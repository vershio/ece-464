==> flow/design.v <==
module MyDesign(dut_run, 
				dut_busy, 
				reset_b, 
				clk, 
				dut_sram_write_address, 
				dut_sram_write_data, 
				dut_sram_write_enable, 
				dut_sram_read_address, 
				sram_dut_read_data, 
				dut_wmem_read_address, 
				wmem_dut_read_data);
input dut_run;
output reg dut_busy;
input reset_b; 
input clk;
output reg [11:0] dut_sram_write_address;
output reg [15:0] dut_sram_write_data;
output reg dut_sram_write_enable;
output reg [11:0] dut_sram_read_address;
input [15:0] sram_dut_read_data;
output reg [11:0] dut_wmem_read_address;
input [15:0] wmem_dut_read_data;
reg [1:0] state;
reg[3:0] i;
reg[3:0] a, b, c, d;
reg [8:0] convolution0;
reg [8:0] convolution1;
reg [8:0] convolution2;
reg [8:0] convolution3;
reg count;
always@(posedge clk)
begin
	if(!reset_b) begin		 
		dut_busy <= 0;
		dut_wmem_read_address <= 0;
		dut_sram_read_address <= 0;
		dut_sram_write_enable <= 0;
		dut_sram_write_data <=0;
		count <= 0;
	end
	else begin
		if(dut_run) begin	 
			dut_busy <= 1;
			state <= 0;
			end
		if(dut_busy) begin
			case(state)
			0: begin		 
			state <= 1;
			convolution0[0] <= ~(sram_dut_read_data[0] ^ wmem_dut_read_data[0]);
			convolution1[0] <= ~(sram_dut_read_data[1] ^ wmem_dut_read_data[0]);
			convolution2[0] <= ~(sram_dut_read_data[4] ^ wmem_dut_read_data[0]);
			convolution3[0] <= ~(sram_dut_read_data[5] ^ wmem_dut_read_data[0]);
			convolution0[1] <= ~(sram_dut_read_data[1] ^ wmem_dut_read_data[1]);
			convolution1[1] <= ~(sram_dut_read_data[2] ^ wmem_dut_read_data[1]);
			convolution2[1] <= ~(sram_dut_read_data[5] ^ wmem_dut_read_data[1]);
			convolution3[1] <= ~(sram_dut_read_data[6] ^ wmem_dut_read_data[1]);
			convolution0[2] <= ~(sram_dut_read_data[2] ^ wmem_dut_read_data[2]);
			convolution1[2] <= ~(sram_dut_read_data[3] ^ wmem_dut_read_data[2]);
			convolution2[2] <= ~(sram_dut_read_data[6] ^ wmem_dut_read_data[2]);
			convolution3[2] <= ~(sram_dut_read_data[7] ^ wmem_dut_read_data[2]);
			convolution0[3] <= ~(sram_dut_read_data[4] ^ wmem_dut_read_data[3]);
			convolution1[3] <= ~(sram_dut_read_data[5] ^ wmem_dut_read_data[3]);
			convolution2[3] <= ~(sram_dut_read_data[8] ^ wmem_dut_read_data[3]);
			convolution3[3] <= ~(sram_dut_read_data[9] ^ wmem_dut_read_data[3]);
			convolution0[4] <= ~(sram_dut_read_data[5] ^ wmem_dut_read_data[4]);
			convolution1[4] <= ~(sram_dut_read_data[6] ^ wmem_dut_read_data[4]);
			convolution2[4] <= ~(sram_dut_read_data[9] ^ wmem_dut_read_data[4]);
			convolution3[4] <= ~(sram_dut_read_data[10] ^ wmem_dut_read_data[4]);
			convolution0[5] <= ~(sram_dut_read_data[6] ^ wmem_dut_read_data[5]);
			convolution1[5] <= ~(sram_dut_read_data[7] ^ wmem_dut_read_data[5]);
			convolution2[5] <= ~(sram_dut_read_data[10] ^ wmem_dut_read_data[5]);
			convolution3[5] <= ~(sram_dut_read_data[11] ^ wmem_dut_read_data[5]);
			convolution0[6] <= ~(sram_dut_read_data[8] ^ wmem_dut_read_data[6]);
			convolution1[6] <= ~(sram_dut_read_data[9] ^ wmem_dut_read_data[6]);
			convolution2[6] <= ~(sram_dut_read_data[12] ^ wmem_dut_read_data[6]);
			convolution3[6] <= ~(sram_dut_read_data[13] ^ wmem_dut_read_data[6]);
			convolution0[7] <= ~(sram_dut_read_data[9] ^ wmem_dut_read_data[7]);
			convolution1[7] <= ~(sram_dut_read_data[10] ^ wmem_dut_read_data[7]);
			convolution2[7] <= ~(sram_dut_read_data[13] ^ wmem_dut_read_data[7]);
			convolution3[7] <= ~(sram_dut_read_data[14] ^ wmem_dut_read_data[7]);
			convolution0[8] <= ~(sram_dut_read_data[10] ^ wmem_dut_read_data[8]);
			convolution1[8] <= ~(sram_dut_read_data[11] ^ wmem_dut_read_data[8]);
			convolution2[8] <= ~(sram_dut_read_data[14] ^ wmem_dut_read_data[8]);
			convolution3[8] <= ~(sram_dut_read_data[15] ^ wmem_dut_read_data[8]);
			end
			1: begin		 
			state <= 2;
			count <= 1;
			end
			2: begin 		 
			if(a > 4) dut_sram_write_data[0] <= 1;
			else dut_sram_write_data[0] <= 0;
			if(b > 4) dut_sram_write_data[1] <= 1;
			else dut_sram_write_data[1] <= 0;
			if(c > 4) dut_sram_write_data[2] <= 1;
			else dut_sram_write_data[2] <= 0;
			if(d > 4) dut_sram_write_data[3] <= 1;
			else dut_sram_write_data[3] <= 0;
			dut_busy <= 0;
			dut_sram_write_enable <= 1;
			dut_sram_write_address <= 0;
			end
			default:;
		endcase
	end
	end
end
always@(count)			 
begin
a = 0;
b = 0;
c = 0;
d = 0;
	for(i = 0; i < 9; i = i+1)
			begin
				if(convolution0[i]) a=a+1;
				if(convolution1[i]) b=b+1;
				if(convolution2[i]) c=c+1;
				if(convolution3[i]) d=d+1;
			end
end
endmodule
==> Reports on MyDesign <==
Tool output for the design above, in the order of the flow.
Line numbers count from 1 in the design file above.
Operators: Yosys type, input widths -> output width; for muxes data width and select width s.
{ "inputs": {"top": "MyDesign", "clock_port": "clk", "cell_library": "sky130hd", "corner": "tt_025C_1v80"} }

==> After elaboration <==
Yosys after proc, flatten, opt, wreduce and memory -nomap, before mapping. Enables and synchronous resets that opt folds into registers are not counted as muxes. Memory bits, and registers merged into a memory's read port (data or address), are not among the register bits. Print and check cells are not counted. Equal cells are merged and count once.
{ "word_totals": {"reg_bits": 44, "latchBits": 0, "ram_bits": 0, "romBits": 0, "clocked_rd_ports_x_width": 0, "mem_count": 0, "inputBits": 35, "out_inout_bits": 54, "wordCells": 202} }
{ "op_classes": {"n_addsub": 32, "mul": 0, "div": 0, "n_cmp": 4, "eq_ne": 2, "shift": 0, "mux": 46, "bitwise": 72, "reduce_and_logical": 3} }
{ "ops": {"columns": ["operator", "count"], "rows": [
  ["$add 4x1->4 const B", 32],
  ["$mux 4", 32],
  ["$xor 1x1->1", 36],
  ["$not 1->1", 36],
  ["$gt 4x3->1 const B", 4],
  ["$mux 1", 11],
  ["$pmux 2 s2", 1],
  ["$mux 2", 2],
  ["$reduce_and 3->1", 1],
  ["$eq 2x1->1 const B", 1],
  ["$eq 2x2->1 const B", 1],
  ["$logic_not 2->1", 1],
  ["$reduce_and 2->1", 1]
]} }

==> Logic depth <==
Depth = most cells in a row (Yosys ltp): at word level without a register or memory, in the mapped netlist without a sequential cell, where the memories' decode and read muxes count.
{ "logic_depth": {"depth_word": 19, "abc_area": 1, "ltp_mapped": 28, "depth_no_buf": 28} }

==> Synthesis result <==
Yosys stat after the flow's synthesis: flattened, memories mapped to cells. It holds for the ABC_AREA given above (unset counts as 0); a run with the other value may have another netlist.
{ "mapped": {"mapped_cells": 893, "yosys_area_um2": 5679.2, "seq_area_um2": 1261.2, "ffs": 45, "buffers": 65} }
{ "types": {"columns": ["cell_type", "count"], "rows": [
  ["sky130_fd_sc_hd__nand2_1", 308],
  ["sky130_fd_sc_hd__edfxtp_1", 36],
  ["sky130_fd_sc_hd__nand3_1", 160],
  ["sky130_fd_sc_hd__ha_1", 36],
  ["sky130_fd_sc_hd__buf_4", 50],
  ["sky130_fd_sc_hd__xnor2_1", 40],
  ["sky130_fd_sc_hd__inv_1", 84],
  ["sky130_fd_sc_hd__dfxtp_1", 9],
  ["sky130_fd_sc_hd__nand2_2", 26],
  ["sky130_fd_sc_hd__nor2_1", 41],
  ["sky130_fd_sc_hd__nand3_2", 7],
  ["sky130_fd_sc_hd__nand2_4", 6],
  ["sky130_fd_sc_hd__xor2_1", 7],
  ["sky130_fd_sc_hd__inv_2", 16],
  ["sky130_fd_sc_hd__o21ai_0", 12],
  ["sky130_fd_sc_hd__or2_2", 8],
  ["sky130_fd_sc_hd__clkbuf_1", 13],
  ["sky130_fd_sc_hd__a21oi_1", 7]
]} }
Not listed: further types 13, cells in them 27.

==> Worst setup path after synthesis <==
Source: OpenSTA report_checks on the synthesized netlist (no wires, ideal clock, input and output delay 20% of the period each), path of least setup slack; recovery checks are left aside. Register names are those of the netlist, which keeps one name where synthesis merged equal registers.
{ "synth_path": {"path_kind": "register -> register", "from": "reg convolution2[0]", "to": "reg dut_sram_write_data[2]", "tclk_ns": 6.93, "setup_time_ns": 0.117, "arrival_ns": 3.641, "required_ns": 6.813, "path_slack_ns": 3.172, "delay_ns": 3.758, "stages": 27, "period_less_setup_slack_ns": 3.758} }
"delay_ns" = arrival - input delay + setup time.
"stages": output pins that drive a net of the path, with the launching flip-flop's if there is one; two outputs of one cell count as two.
"period_less_setup_slack_ns" is the clock period less the worst setup slack; recovery checks do not enter. This is arithmetic on one report: input and output delays are still those of the set period (20% each).
Between the ends stands the longest chain of elaborated cells between them, by number of cells; it is not shown to be the way that was timed. Of several equally long chains one is given.
A line is the first line of the expression or statement that the cell stems from. Yosys adds cells for indexed reads and writes and turns some case tables into memories.
A register here has more assigning lines than the two given.
{ "synth_between": {"path_cell_list": "sky130_fd_sc_hd__edfxtp_1 sky130_fd_sc_hd__inv_1 sky130_fd_sc_hd__ha_1 sky130_fd_sc_hd__nand2_2 sky130_fd_sc_hd__inv_1 sky130_fd_sc_hd__nor2_1 sky130_fd_sc_hd__ha_1 sky130_fd_sc_hd__or2_1 sky130_fd_sc_hd__nand2_1 sky130_fd_sc_hd__nand2_1 sky130_fd_sc_hd__nand3_1 sky130_fd_sc_hd__nand2_1 sky130_fd_sc_hd__ha_1 sky130_fd_sc_hd__or2_2 sky130_fd_sc_hd__nand2_1 sky130_fd_sc_hd__nand3_1 sky130_fd_sc_hd__nand3_2 sky130_fd_sc_hd__nand2_1 sky130_fd_sc_hd__inv_1 sky130_fd_sc_hd__ha_1 sky130_fd_sc_hd__nand2_1 sky130_fd_sc_hd__nand2_1 sky130_fd_sc_hd__ha_1 sky130_fd_sc_hd__o21ai_0 sky130_fd_sc_hd__nor2_1 sky130_fd_sc_hd__nor2_1 sky130_fd_sc_hd__nor2_1", "elab_chain_len": 19, "cells_between": 19, "lines_between": 2, "classes_between": "add/sub: 8; compare: 1; mux: 10"} }
{ "synth_rtl": {"columns": ["element", "line", "text"], "rows": [
  ["start, declared", 28, "reg [8:0] convolution2;"],
  ["start, assigned", 52, "convolution2[0] <= ~(sram_dut_read_data[4] ^ wmem_dut_read_data[0]);"],
  ["$mux 1", 119, "if(convolution2[i]) c=c+1;"],
  ["$add 4x1->4", 119, null],
  ["$mux 4", 119, null],
  ["$add 4x1->4", 119, null],
  ["$mux 4", 119, null],
  ["$add 4x1->4", 119, null],
  ["$mux 4", 119, null],
  ["(+5 left out)", null, null],
  ["$mux 4", 119, null],
  ["$add 4x1->4", 119, null],
  ["$mux 4", 119, null],
  ["$add 4x1->4", 119, null],
  ["$mux 4", 119, null],
  ["$gt 4x3->1", 96, "if(c > 4) dut_sram_write_data[2] <= 1;"],
  ["$mux 1", 96, null],
  ["end, assigned", 96, null],
  ["end, assigned", 97, "else dut_sram_write_data[2] <= 0;"],
  ["end, declared", 17, "output reg [15:0] dut_sram_write_data;"]
]} }

==> Path in the finished layout <==
Path of least setup slack in the final report of run A (OpenROAD, finished layout, wires in). Where an end is a register, its clock arrival counts in the times.
{ "layout_path": {"path_kind": "register -> register", "from": "reg convolution0[1]", "to": "reg dut_sram_write_data[0]", "tclk_ns": 3.13, "setup_time_ns": 0.11, "arrival_ns": 3.76, "required_ns": 3.31, "path_slack_ns": -0.45, "stages": 28} }
Between the ends stands the longest chain of elaborated cells between them, by number of cells; it is not shown to be the way that was timed. Of several equally long chains one is given.
A register here has more assigning lines than the two given.
{ "layout_between": {"path_cell_list": "sky130_fd_sc_hd__edfxtp_1 sky130_fd_sc_hd__inv_2 sky130_fd_sc_hd__buf_4 sky130_fd_sc_hd__buf_4 sky130_fd_sc_hd__buf_4 sky130_fd_sc_hd__ha_1 sky130_fd_sc_hd__nand2_1 sky130_fd_sc_hd__nand2_1 sky130_fd_sc_hd__nand2_1 sky130_fd_sc_hd__nand3_1 sky130_fd_sc_hd__nand2_1 sky130_fd_sc_hd__ha_4 sky130_fd_sc_hd__or2_1 sky130_fd_sc_hd__nand3_1 sky130_fd_sc_hd__nand2_1 sky130_fd_sc_hd__nand2_1 sky130_fd_sc_hd__nand3_2 sky130_fd_sc_hd__nand2_2 sky130_fd_sc_hd__inv_2 sky130_fd_sc_hd__ha_4 sky130_fd_sc_hd__nand2_2 sky130_fd_sc_hd__nand2_4 sky130_fd_sc_hd__ha_4 sky130_fd_sc_hd__nand2_2 sky130_fd_sc_hd__xor2_1 sky130_fd_sc_hd__nor2_1 sky130_fd_sc_hd__nor2_1 sky130_fd_sc_hd__nor2_1", "elab_chain_len": 17, "cells_between": 17, "lines_between": 2, "classes_between": "add/sub: 7; compare: 1; mux: 9"} }
{ "layout_rtl": {"columns": ["element", "line", "text"], "rows": [
  ["start, declared", 26, "reg [8:0] convolution0;"],
  ["start, assigned", 54, "convolution0[1] <= ~(sram_dut_read_data[1] ^ wmem_dut_read_data[1]);"],
  ["$mux 4", 117, "if(convolution0[i]) a=a+1;"],
  ["$add 4x1->4", 117, null],
  ["$mux 4", 117, null],
  ["$add 4x1->4", 117, null],
  ["$mux 4", 117, null],
  ["$add 4x1->4", 117, null],
  ["$mux 4", 117, null],
  ["(+3 left out)", null, null],
  ["$mux 4", 117, null],
  ["$add 4x1->4", 117, null],
  ["$mux 4", 117, null],
  ["$add 4x1->4", 117, null],
  ["$mux 4", 117, null],
  ["$gt 4x3->1", 92, "if(a > 4) dut_sram_write_data[0] <= 1;"],
  ["$mux 1", 92, null],
  ["end, assigned", 92, null],
  ["end, assigned", 93, "else dut_sram_write_data[0] <= 0;"],
  ["end, declared", 17, "output reg [15:0] dut_sram_write_data;"]
]} }

==> runs of MyDesign <==
Stored flow runs of MyDesign (2 of them; Yosys, OpenROAD, sky130hd). They differ in their settings and are not a sequence. Constraints: input delay and output delay 20% of the set period each, output load 0.01 pF.
"achieved clock period (ns)" is the run's clock period less its worst setup slack. It is reckoned from that one timing run; input and output delays stay at 20% of the period that was set.

settings of run A
{
  "period_ns": 3.13,
  "CORE_UTILIZATION": 47,
  "PLACE_DENSITY": 0.77,
  "CORE_MARGIN": 9,
  "CELL_PAD_IN_SITES_DETAIL_PLACEMENT": 0,
  "TNS_END_PERCENT": 80,
  "ABC_AREA": 1,
  "GPL_ROUTABILITY_DRIVEN": 0,
  "CTS_CLUSTER_DIAMETER": 44,
  "CAP_MARGIN": 30,
  "SLEW_MARGIN": 25
}
report of run A
yosys chip area after synthesis (um^2): 5679.2
finish__design__die__area: 16364.8
finish__design__instance__area__stdcell: 7460.9
finish__design__instance__utilization: 0.6424
finish__timing__setup__ws: -0.447
finish__timing__setup__tns: -1.456
finish__timing__hold__ws: 0.456
achieved clock period (ns): 3.577

settings of run B
{
  "period_ns": 5.06,
  "CORE_UTILIZATION": 43,
  "SETUP_SLACK_MARGIN": 1.17,
  "PLACE_DENSITY_LB_ADDON": 0.11,
  "CORE_MARGIN": 2,
  "CELL_PAD_IN_SITES_GLOBAL_PLACEMENT": 2,
  "GPL_ROUTABILITY_DRIVEN": 1,
  "CTS_CLUSTER_SIZE": 47,
  "CTS_CLUSTER_DIAMETER": 102,
  "SLEW_MARGIN": 5,
  "CAP_MARGIN": 20
}
report of run B
yosys chip area after synthesis (um^2): 4827.1
finish__design__die__area: 12089.0
finish__design__instance__area__stdcell: 6139.6
finish__design__instance__utilization: 0.5639
finish__timing__setup__ws: 0.704
finish__timing__setup__tns: 0.000
finish__timing__hold__ws: 0.462
achieved clock period (ns): 4.356
